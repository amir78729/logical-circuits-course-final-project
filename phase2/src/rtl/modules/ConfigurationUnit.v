==> flow/design.v <==
`timescale 1ns / 1ps
`default_nettype none
module ConfigurationUnit(
        clock,
        request,
        confirm,
        key,
		  data,
        inputData,
        dataP,
        dataQ);
input clock;
input request;
input confirm;
input [7:0] inputData;
input [7:0] key;
input [7:0] data;
output [6:0] dataP;
output [6:0] dataQ;
wire writeRegP;
wire writeRegQ;
	Register7Bit RegisterP(
		.clock(clock),
	 	.enable(writeRegP),
	 	.din(inputData[6:0]),
	 	.dout(dataP));
	Register7Bit RegisterQ(
		.clock(clock),
	 	.enable(writeRegQ),
	 	.din(inputData[6:0]),
	 	.dout(dataQ));
	InformationController InformationControllerUnit(
		.clock(clock),
	 	.request(request),
	 	.confirm(confirm),
	 	.password(key),
	 	.user(inputData),
	 	.writeRegP(writeRegP),
	 	.writeRegQ(writeRegQ));
endmodule
`timescale 1ns / 1ps
`default_nettype none
module InformationController(
        clock,
        request,
	 	confirm,
	 	password,
	 	user,
	 	writeRegP,
	 	writeRegQ);
input clock;
input request;
input confirm;
input [7:0] password;
input [7:0] user;
output reg writeRegP;
output reg writeRegQ;
	parameter A = 3'b000, 
		B = 3'b100, 
		C = 3'b101, 
		D = 3'b110, 
		E = 3'b111; 
		reg [2:0] state = A;
		always @ (posedge clock or negedge request)
		if (~request) begin
				state = A;   
				$monitor ("State: \" REST \"( %b )", state);
			end
		else
			case(state)
				A: begin
						if (request) state = B;
						$monitor ("State: \" ACTIVE \"( %b )", state);
					end
				B:	begin
					if (confirm) begin
						if (user == password)begin
							state = C;
							$monitor ("State: \" REQUEST \"( %b )", state);
						end else begin
							state = E;
							$monitor ("State: \" TRAP \"( %b )", state);
						end
					end
				end
				C: begin
					state = D;
					$monitor ("State: \" SAVE \"( %b )", state);
				end
				D:	begin
						if (confirm)
						begin
							if (~user[7])begin
								writeRegP = 1'b1;
								writeRegQ = 1'b0;
							end
							else begin
								writeRegP = 1'b0;
								writeRegQ = 1'b1;
							end
							$monitor ("writeRegP: %b / writeRegQ: %b / ", writeRegP, writeRegQ);
						end
					end	
				E:;
			endcase
endmodule
`timescale 1ns / 1ps
`default_nettype none
module Register7Bit(
        clock,
        enable,
        din,
        dout);
input clock;
input enable;
input [6:0] din;
output [6:0] dout;
reg [6:0] data;
	always @(posedge clock) 
	begin : proc_data
		if(enable) begin
			data <= din;
		end
	end
	assign dout = data;
endmodule
# Tool chain data of ConfigurationUnit
# Tool output for the design above, in the order of the flow.
# Line numbers count from 1 in the design file above.
# Operators carry their Yosys type and port widths (W data, S select, Z words).
# Cell names lack the library's common part.
# Not given: -
# design
design	ConfigurationUnit
clock_port	clock
cell_library	sky130hd
pvt_corner	tt_025C_1v80

# Word level
# Counts by Yosys on the flattened word-level netlist (proc, flatten, opt, wreduce; memories kept). Register bits leave out memories and registers merged into their read ports (data or address). Print and check cells are left out. Cells with the same type and inputs are merged into one.
# bits
regBits	19
wordCells	21
# classes
reduce_logical	4
mux	6
eq_ne	6
# op_table
op	n
$eq A3 B3 Y1 const B	3
$pmux W3 S3	1
$eq A8 B8 Y1	1
$reduce_and A3 Y1	2
$mux W3	2
$ne A2 B2 Y1 const B	2
$logic_not A3 Y1	1
$reduce_bool A3 Y1	1
$mux W2	1
$mux W1	2

# Longest topological paths
# Yosys ltp: most cells in a row. Word level: on the elaborated netlist, between registers, memories and ports. Mapped: between sequential cells and ports; inverters and the memories' decode and read muxes count.
# logic_depth
ltp_word	4
abc_area	0
mapped_depth	4

# Mapped cells and area
# The flow's flattened synthesis, as Yosys stat reports it; memories are mapped. The netlist is that of the ABC_AREA named above (0 if unset); the other value can give another one.
# types
cell_type	n
edfxtp_1	16
dfrtp_1	3
xnor2_1	8
nand4_1	2
o21ai_0	2
inv_1	2
nor2_1	2
o31ai_1	1
nand2b_1	1
a21oi_1	1
nand3_1	1
o21ai_1	1
nand2_1	1
# mapped
buf_cells	0
yosys_area_um2	695.7
cells	41
flip_flops	19
# By module: a second synthesis without flattening, with its own total; a netlist apart from the flattened one above.
# hier_totals
cells_unflattened	42
hier_area_um2	701.9
# Rows give one instance, submodules left out.
# modules
mod	cells	seq_area_um2	area_um2	instances
Register7Bit	7	210.2	210.2	2
InformationController	28	135.1	281.5	1
ConfigurationUnit	0	0.0	0.0	1

# Timing after synthesis
# OpenSTA on the mapped netlist: ideal clock, no wires. The path of least setup slack (recovery checks aside). Input and output delay are each 20% of the period. Register names are those of the netlist, which keeps one name where synthesis merged equal registers.
# synth_path
kind	reg2reg
startpoint	register InformationControllerUnit.state[0]
endpoint	register InformationControllerUnit.writeRegP
path_stages	3
t_arrival_ns	0.660
required_time_ns	1.191
clock_period_ns	1.5
path_delay_ns	0.969
path_buffers	0
launch_ns	0.000
setup_ns	0.309
setup_slack_ns	0.531
period_less_setup_slack_ns	0.969
# "path_delay_ns" = arrival - input delay + setup time.
# "path_stages" counts driving pins, that of a launching flip-flop among them; a cell with two outputs on the path counts twice.
# "period_less_setup_slack_ns" is the clock period less the worst setup slack; recovery checks do not enter. This is arithmetic on one report: input and output delays are still those of the set period (20% each).
# The rows between start and end are the longest chain of elaborated cells between them; the timing report does not say that the signal goes this way. Where chains are equally long, one stands for them.
# Each line given opens the expression or statement behind the cell; cells for indexed reads and writes are added by Yosys, which also makes memories of some case tables.
# A register here has more assigning lines than the two given.
# synth_via
path_cell_list	dfrtp_1 > nand2b_1 > nor2_1
elab_chain_len	2
cone_cells	2
# synth_rtl
element	line	source
start, declared	63	reg [2:0] state = A;
start, assigned	66	state = A;
start, assigned	72	if (request) state = B;
$eq A3 B3 Y1	70	case(state)
$reduce_and A3 Y1	-
end, assigned	94	writeRegP = 1'b1;
end, assigned	98	writeRegP = 1'b0;
end, declared	56	output reg writeRegP;

# Timing after layout
# From the final timing report of entry B: the path of least setup slack in the routed layout; clock arrival at registers is part of the times.
# layout_path
kind	reg2out
startpoint	register RegisterP.data[2]
endpoint	output port dataP[2]
required_time_ns	1.10
t_arrival_ns	0.92
setup_slack_ns	0.18
clock_period_ns	1.38
launch_ns	0.25
path_buffers	1
out_delay_ns	0.28
path_stages	2
# layout_via
path_cell_list	edfxtp_1 > dlygate4sd2_1
elab_chain_len	0
cone_cells	0
# layout_rtl
element	line	source
start, declared	118	reg [6:0] data;
start, assigned	122	data <= din;
end, declared	18	output [6:0] dataP;

# Measured data: module ConfigurationUnit, platform sky130hd, 2 stored runs of the flow under differing settings, order arbitrary. Input and output delays are each 20% of the period that was set; the output load is 0.01 pF.
# "clock_period_reached_ns": clock period set for the run, less the worst setup slack. It is reckoned from that one timing run; input and output delays stay at 20% of the period that was set.
# "worstPathTime_ns" = time allowed to the worst setup path (clock period - input delay - output delay, where it has them) - its slack; a late launch clock adds to it, a late capture clock takes from it.
# By "final_power_uw" is meant OpenSTA's value without simulated activity: inputs other than the clock are taken to toggle once in ten clock periods, and the tool carries that through the logic.
# A setting shown as . is not set for that run.
# Among the results, . means that no value is shown for the run.
run	period_ns	CORE_UTILIZATION	SETUP_SLACK_MARGIN	PLACE_DENSITY	CELL_PAD_IN_SITES_GLOBAL_PLACEMENT	CELL_PAD_IN_SITES_DETAIL_PLACEMENT	GPL_TIMING_DRIVEN	GPL_ROUTABILITY_DRIVEN	CTS_CLUSTER_DIAMETER	CAP_MARGIN	MAX_ROUTING_LAYER	CORE_MARGIN	SLEW_MARGIN	CORE_ASPECT_RATIO	TNS_END_PERCENT	ABC_AREA	CTS_CLUSTER_SIZE	MIN_ROUTING_LAYER	final_power_uw	final_die_area_um2	finish.utilization_pct	clock_period_reached_ns	worstPathTime_ns	path_kind	stdcell_area_um2	setupTns_ns	final_setup_ws_ns	synthArea_um2
entry A	0.911	47	0.0	0.82	3	0	0	1	140	15	met5	2	20	.	.	.	.	.	.	.	.	.	.	.	.	.	.	.
entry B	1.38	15	.	.	.	2	0	1	.	20	.	2	40	1.09	40	0	38	met1	1117	5199.2	25.4	1.199	0.92	reg2out	1122.3	0.000	0.181	695.7
# Entry A: did not finish, placement stopped with GPL-0301
